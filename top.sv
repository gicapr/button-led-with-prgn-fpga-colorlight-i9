==> flow/design.v <==
`timescale 1ns/1ps
module btn_led_prng (
    input  wire clk,
    input  wire btn_raw,
    output wire led_onboard,
    output wire led_ext
);
    wire reset_n = 1'b1;
    wire btn_db;
    debounce u_debounce (
        .clk(clk),
        .reset_n(reset_n),
        .btn_in(btn_raw),
        .btn_out(btn_db)
    );
    wire tick_1hz, sec_phase;
    clk_divider u_clkdiv (
        .clk(clk), .reset_n(reset_n),
        .tick(tick_1hz), .sec_phase(sec_phase)
    );
    reg [15:0] lfsr = 16'hA5A5;
    always @(posedge clk or negedge reset_n)
        if (!reset_n) lfsr <= 16'hA5A5;
        else lfsr <= {lfsr[14:0], lfsr[15] ^ lfsr[13] ^ lfsr[12] ^ lfsr[10]};
    function automatic [3:0] lfsr_to_1_10(input [15:0] v);
        logic [3:0] tmp;
        begin
            tmp = v[3:0];
            if (tmp <= 8) lfsr_to_1_10 = tmp + 1;
            else lfsr_to_1_10 = 10;
        end
    endfunction
    typedef enum logic [1:0] {S_COUNT, S_WAIT_BUTTON} state_t;
    state_t state;
    reg [3:0] sec_cnt, target_sec, prev_target;
    reg led_onboard_r, led_ext_r;
    assign led_onboard = led_onboard_r;
    assign led_ext     = led_ext_r;
    reg btn_db_prev, btn_pressed;
    always @(posedge clk or negedge reset_n) begin
        if (!reset_n) begin
            btn_db_prev <= 0; btn_pressed <= 0;
        end else begin
            btn_db_prev <= btn_db;
            btn_pressed <= btn_db && !btn_db_prev;
        end
    end
    always @(posedge clk or negedge reset_n) begin
        if (!reset_n) begin
            state <= S_COUNT;
            sec_cnt <= 0;
            target_sec <= 1;
            prev_target <= 0;
            led_onboard_r <= 0;
            led_ext_r <= 0;
        end else begin
            led_onboard_r <= sec_phase;
            case (state)
                S_COUNT: begin
                    if (tick_1hz) begin
                        if ((sec_cnt + 1) == target_sec)
                            led_ext_r <= 1;
                        else
                            led_ext_r <= 0;
                        if (sec_cnt == 9) begin
                            sec_cnt <= 0;
                            state <= S_WAIT_BUTTON;
                            led_ext_r <= 0;
                        end else
                            sec_cnt <= sec_cnt + 1;
                    end
                end
                S_WAIT_BUTTON: begin
                    led_ext_r <= 0;
                    if (btn_pressed) begin
                        logic [3:0] candidate;
                        candidate = lfsr_to_1_10(lfsr);
                        if (candidate == prev_target)
                            candidate = (candidate == 10) ? 1 : candidate + 1;
                        prev_target <= candidate;
                        target_sec <= candidate;
                        sec_cnt <= 0;
                        state <= S_COUNT;
                    end
                end
            endcase
        end
    end
endmodule
module debounce (
    input  wire clk,
    input  wire reset_n,
    input  wire btn_in,
    output wire btn_out
);
    reg [1:0] sync;
    always @(posedge clk or negedge reset_n)
        if (!reset_n) sync <= 0;
        else sync <= {sync[0], btn_in};
    localparam integer MAX_COUNT = 500000;
    localparam integer CNT_BITS  = 19;  
    reg [CNT_BITS-1:0] cnt;
    reg state;
    always @(posedge clk or negedge reset_n) begin
        if (!reset_n) begin
            cnt <= 0; state <= 0;
        end else begin
            if (sync[1] == state) cnt <= 0;
            else if (cnt >= (MAX_COUNT-1)) begin
                state <= sync[1];
                cnt <= 0;
            end else
                cnt <= cnt + 1;
        end
    end
    assign btn_out = state;
endmodule
module clk_divider (
    input  wire clk,
    input  wire reset_n,
    output reg  tick,
    output reg  sec_phase
);
    localparam integer PERIOD = 25_000_000;
    localparam integer WIDTH  = 25;    
    reg [WIDTH-1:0] counter;
    always @(posedge clk or negedge reset_n) begin
        if (!reset_n) begin
            counter <= 0; tick <= 0; sec_phase <= 0;
        end else begin
            if (counter >= PERIOD-1) begin
                counter <= 0; tick <= 1;
            end else begin
                counter <= counter + 1; tick <= 0;
            end
            sec_phase <= (counter < (PERIOD >> 1));
        end
    end
endmodule
From RTL to reports: btn_led_prng

The steps from the RTL of btn_led_prng to its reports follow in flow order.
Line numbers count from 1 in the design file above.
Operators: Yosys type, input widths -> output width; for muxes data width and select width s.
Cell names lack the library's common part.
Not given: -

Top module: btn_led_prng
Clock: clk
Standard-cell library: sky130hd
Timing corner: tt_025C_1v80

After elaboration

Source: Yosys, flattened and elaborated, memories not mapped. Widths are those after wreduce. Registers that Yosys merges into a memory's read port (data or address) are not register bits. Print and check cells do not count. Equal cells are merged and count once.

Reduce/logical cells: 10
Bitwise operators: 4
Mux-type cells: 18
Eq/ne operators: 9
Order comparisons: 4
Add/subtract/negate cells: 5

Operators with widths:

| kind                  | count |
| $eq 32x4->1           | 1 |
| $mux 4                | 8 |
| $add 25x1->25 const B | 1 |
| $lt 25x24->1 const B  | 1 |
| $ge 25x25->1 const B  | 1 |
| $add 19x1->19 const B | 1 |
| $ge 19x19->1 const B  | 1 |
| $add 4x1->4 const B   | 2 |
| $eq 4x4->1 const B    | 2 |
| $pmux 4 s2            | 1 |
| $reduce_and 2->1      | 3 |
| $mux 2                | 3 |
| $add 4x1->5 const B   | 1 |
| $ne 2x2->1 const B    | 2 |
| $le 4x4->1 const B    | 1 |
| $eq 4x4->1            | 1 |
| $reduce_and 4->1      | 1 |
| $pmux 2 s2            | 1 |
| $mux 1                | 4 |
| $xor 1x1->1           | 3 |
| $reduce_and 3->1      | 1 |
| $eq 2x1->1 const B    | 1 |
| $ne 2x1->1 const B    | 1 |
| $logic_not 2->1       | 1 |
| $reduce_bool 2->1     | 1 |
| $reduce_or 2->1       | 1 |
| $pmux 1 s2            | 1 |
| $eq 1x1->1            | 1 |

Not listed: further kinds 3, cells in them 3.

Register bits after elaboration: 79
Word-level cells: 64

Longest topological paths

Depth = most cells in a row (Yosys ltp): at word level without a register or memory, in the mapped netlist without a sequential cell, where the memories' decode and read muxes count.

Depth in word-level cells: 7
ABC_AREA: 0
Mapped depth: 9
Gate-level depth less buffers: 8

Netlist

Source: synth_stat.txt of the flow (Yosys; design flattened, memories mapped). It holds for the ABC_AREA given above (unset counts as 0); a run with the other value may have another netlist.
Totals and module areas in this step are rounded.

Cell types:

| cell type | count | area in all (µm²) |
| dfxtp_1   | 69    | 1.38E+03 |
| edfxtp_1  | 10    | 300.288 |
| xor2_1    | 34    | 297.786 |
| nor2_1    | 56    | 210.202 |
| xnor2_1   | 19    | 166.41 |
| nand2_1   | 24    | 90.086 |
| and3_1    | 14    | 87.584 |
| nand3_1   | 17    | 85.082 |
| ha_1      | 6     | 75.072 |
| nand4_1   | 9     | 56.304 |
| and4_1    | 6     | 52.55 |
| o21ai_0   | 10    | 50.048 |
| a21oi_1   | 8     | 40.038 |
| clkbuf_1  | 9     | 33.782 |
| inv_1     | 8     | 30.029 |
| o41ai_4   | 1     | 27.526 |
| nand2b_1  | 4     | 25.024 |
| buf_6     | 2     | 22.522 |

Other cell types: 24; their cells: 37.

Mapped flip-flops: 79
Area of sequential cells: 1680 µm²
Buffer cells: 12
Mapped area: 3290 µm²
Cells in the netlist: 343

The figures by module come from a second, unflattened synthesis with its own total; it is not the netlist above.

Cells (unflattened synthesis): 382
Area (unflattened synthesis): 3960 µm²

Rows give one instance, submodules left out.

By module:

| module       | cells | area (µm²) | instances |
| clk_divider  | 156   | 1540       | 1 |
| btn_led_prng | 114   | 1280       | 1 |
| debounce     | 112   | 1140       | 1 |

Timing after synthesis

OpenSTA on the mapped netlist: ideal clock, no wires. The path of least setup slack (recovery checks aside). Input and output delay are each 20% of the period. Register names are those of the netlist, which keeps one name where synthesis merged equal registers.

Path type: register to register
Start: register lfsr[0]
End: register (name not given)
Path slack: 1.444 ns
Driving pins on the path: 9
Buffers on the path: 1
Setup time: 0.266 ns
Clock period: 3.75 ns
Delay of the path: 2.306 ns
Data arrival time: 2.040 ns
Required time: 3.484 ns
Period reached after synthesis: 2.306 ns

"delay of the path" = arrival - input delay + setup time.
"driving pins on the path" counts driving pins, that of a launching flip-flop among them; a cell with two outputs on the path counts twice.
"period reached after synthesis" = period - worst setup slack (recovery checks aside). The figure is calculated, with input and output delays left at 20% of the set period.
The rows between start and end are the longest chain of elaborated cells between them; the timing report does not say that the signal goes this way. Where chains are equally long, one stands for them.
Each line given opens the expression or statement behind the cell; cells for indexed reads and writes are added by Yosys, which also makes memories of some case tables.

Path through: dfxtp_1 > clkbuf_1 > inv_1 > ha_1 > a21oi_1 > xnor2_1 > nor4_2 > a21boi_1 > mux2i_1
Cells in the longest elaborated chain: 7
Elaborated cells on any way between the ends: 10
Source lines of those cells: 5
Those cells by class: add/sub (2); compare (1); eq/ne (2); mux (5)

RTL lines, path after synthesis:

| element       | RTL line | RTL |
| from (decl)   | 21       | `reg [15:0] lfsr = 16'hA5A5;` |
| from (assign) | 23       | `if (!reset_n) lfsr <= 16'hA5A5;` |
| from (assign) | 24       | `else lfsr <= {lfsr[14:0], lfsr[15] ^ lfsr[13] ^ lfsr[12] ^ lfsr[10]};` |
| $add 4x1->4   | 29       | `if (tmp <= 8) lfsr_to_1_10 = tmp + 1;` |
| $mux 4        | 29       |  |
| $mux 4        | 75       | `if (btn_pressed) begin` |
| $mux 4        | 58       | `case (state)` |
| $add 4x1->4   | 79       | `candidate = (candidate == 10) ? 1 : candidate + 1;` |
| $mux 4        | 79       |  |
| $mux 4        | 78       |  |
| to (assign)   | 53       |  |
| to (assign)   | 80       |  |
| to (decl)     | 35       |  |

Worst path after layout

Path of least setup slack in the final report of flow run A (OpenROAD, finished layout, wires in). Where an end is a register, its clock arrival counts in the times.

Path type: register to register
Start: register lfsr[0]
End: register (name not given)
Buffers on the path: 0
Setup time: 0.25 ns
Data arrival time: 1.94 ns
Driving pins on the path: 9
Required time: 1.80 ns
Clock period: 1.72 ns
Path slack: -0.14 ns

The rows between start and end are the longest chain of elaborated cells between them; the timing report does not say that the signal goes this way. Where chains are equally long, one stands for them.

Path through: dfxtp_4 > inv_4 > ha_4 > nor2b_4 > o22ai_2 > xnor2_1 > nor4_2 > a21boi_2 > mux2i_1
Cells in the longest elaborated chain: 7
Elaborated cells on any way between the ends: 10
Source lines of those cells: 5
Those cells by class: add/sub (2); compare (1); eq/ne (2); mux (5)

RTL lines, path after layout:

| element       | RTL line | RTL |
| from (decl)   | 21       | `reg [15:0] lfsr = 16'hA5A5;` |
| from (assign) | 23       | `if (!reset_n) lfsr <= 16'hA5A5;` |
| from (assign) | 24       | `else lfsr <= {lfsr[14:0], lfsr[15] ^ lfsr[13] ^ lfsr[12] ^ lfsr[10]};` |
| $add 4x1->4   | 29       | `if (tmp <= 8) lfsr_to_1_10 = tmp + 1;` |
| $mux 4        | 29       |  |
| $mux 4        | 75       | `if (btn_pressed) begin` |
| $mux 4        | 58       | `case (state)` |
| $add 4x1->4   | 79       | `candidate = (candidate == 10) ? 1 : candidate + 1;` |
| $mux 4        | 79       |  |
| $mux 4        | 78       |  |
| to (assign)   | 53       |  |
| to (assign)   | 80       |  |
| to (decl)     | 35       |  |

Measured results for btn_led_prng: 2 stored runs of the Yosys and OpenROAD flow on sky130hd. The settings differ; the order carries no meaning. The constraints put input and output delay at 20% of the set period each and load the outputs with 0.01 pF.
"clock period reached" is the run's clock period less its worst setup slack. It is reckoned from that one timing run; input and output delays stay at 20% of the period that was set.
"critical setup path time": the worst setup path's part of the clock period (all of it between registers, 20% less for each end at a port) less its slack. A launch clock that arrives late makes it longer, a capture clock that arrives late makes it shorter.
"total design power": no workload was simulated; the value follows from the tool's default switching activity.
Values from the reports are rounded here.

## Flow run A

==> flow/run.sh <==
#!/bin/bash
# the make line also repeats the synthesis and layout settings of config.mk as NAME=value (left out here)
make -C /OpenROAD-flow-scripts/flow DESIGN_CONFIG=/design/flow/config.mk WORK_HOME=/design/flow/orfs CLKGATE_MAP_FILE= finish
==> flow/config.mk <==
export PLATFORM = sky130hd
export DESIGN_NAME = btn_led_prng
export DESIGN_NICKNAME = btn_led_prng
export VERILOG_FILES = /design/flow/design.v
export SDC_FILE = /design/flow/constraint.sdc
export NUM_CORES = 4
export LEC_CHECK = 0
export ABC_AREA = 0
export CAP_MARGIN = 20
export CORE_ASPECT_RATIO = 0.77
export CORE_MARGIN = 9
export CORE_UTILIZATION = 32
export GPL_ROUTABILITY_DRIVEN = 0
export PLACE_DENSITY_LB_ADDON = 0.01
export SLEW_MARGIN = 20
export TNS_END_PERCENT = 15
==> flow/constraint.sdc <==
create_clock -name core_clock -period 1.72 [get_ports {clk}]
set_input_delay 0.3440 -clock core_clock [delete_from_list [all_inputs] [get_ports {clk}]]
set_output_delay 0.3440 -clock core_clock [all_outputs]
set_load 0.01 [all_outputs]

| result of flow run A | value |
|---|---|
| total design power | 3.84 mW |
| die area | 14300 µm² |
| final worst hold slack | 0.325 ns |
| worst slack on setup checks | -0.137 ns |
| critical setup path time | 1.86 ns |
| class of the worst setup path | register to register |
| cell area after synthesis | 3290 µm² |
| utilization after layout | 43.2 % |
| total negative slack on setup checks | -3.04 ns |
| standard-cell area after routing | 4330 µm² |
| clock period reached | 1.857 ns |

## Flow run B

==> flow/run.sh <==
#!/bin/bash
# the make line also repeats the synthesis and layout settings of config.mk as NAME=value (left out here)
make -C /OpenROAD-flow-scripts/flow DESIGN_CONFIG=/design/flow/config.mk WORK_HOME=/design/flow/orfs CLKGATE_MAP_FILE= finish
==> flow/config.mk <==
export PLATFORM = sky130hd
export DESIGN_NAME = btn_led_prng
export DESIGN_NICKNAME = btn_led_prng
export VERILOG_FILES = /design/flow/design.v
export SDC_FILE = /design/flow/constraint.sdc
export NUM_CORES = 4
export LEC_CHECK = 0
export CAP_MARGIN = 20
export CORE_MARGIN = 2
export CORE_UTILIZATION = 40
export SLEW_MARGIN = 20
==> flow/constraint.sdc <==
create_clock -name core_clock -period 2.43 [get_ports {clk}]
set_input_delay 0.4860 -clock core_clock [delete_from_list [all_inputs] [get_ports {clk}]]
set_output_delay 0.4860 -clock core_clock [all_outputs]
set_load 0.01 [all_outputs]

| result of flow run B | value |
|---|---|
| total design power | 2.42 mW |
| die area | 8970 µm² |
| final worst hold slack | 0.325 ns |
| worst slack on setup checks | 0.165 ns |
| critical setup path time | 2.26 ns |
| class of the worst setup path | register to register |
| cell area after synthesis | 3290 µm² |
| utilization after layout | 45.4 % |
| total negative slack on setup checks | 0.000 ns |
| standard-cell area after routing | 3670 µm² |
| clock period reached | 2.265 ns |
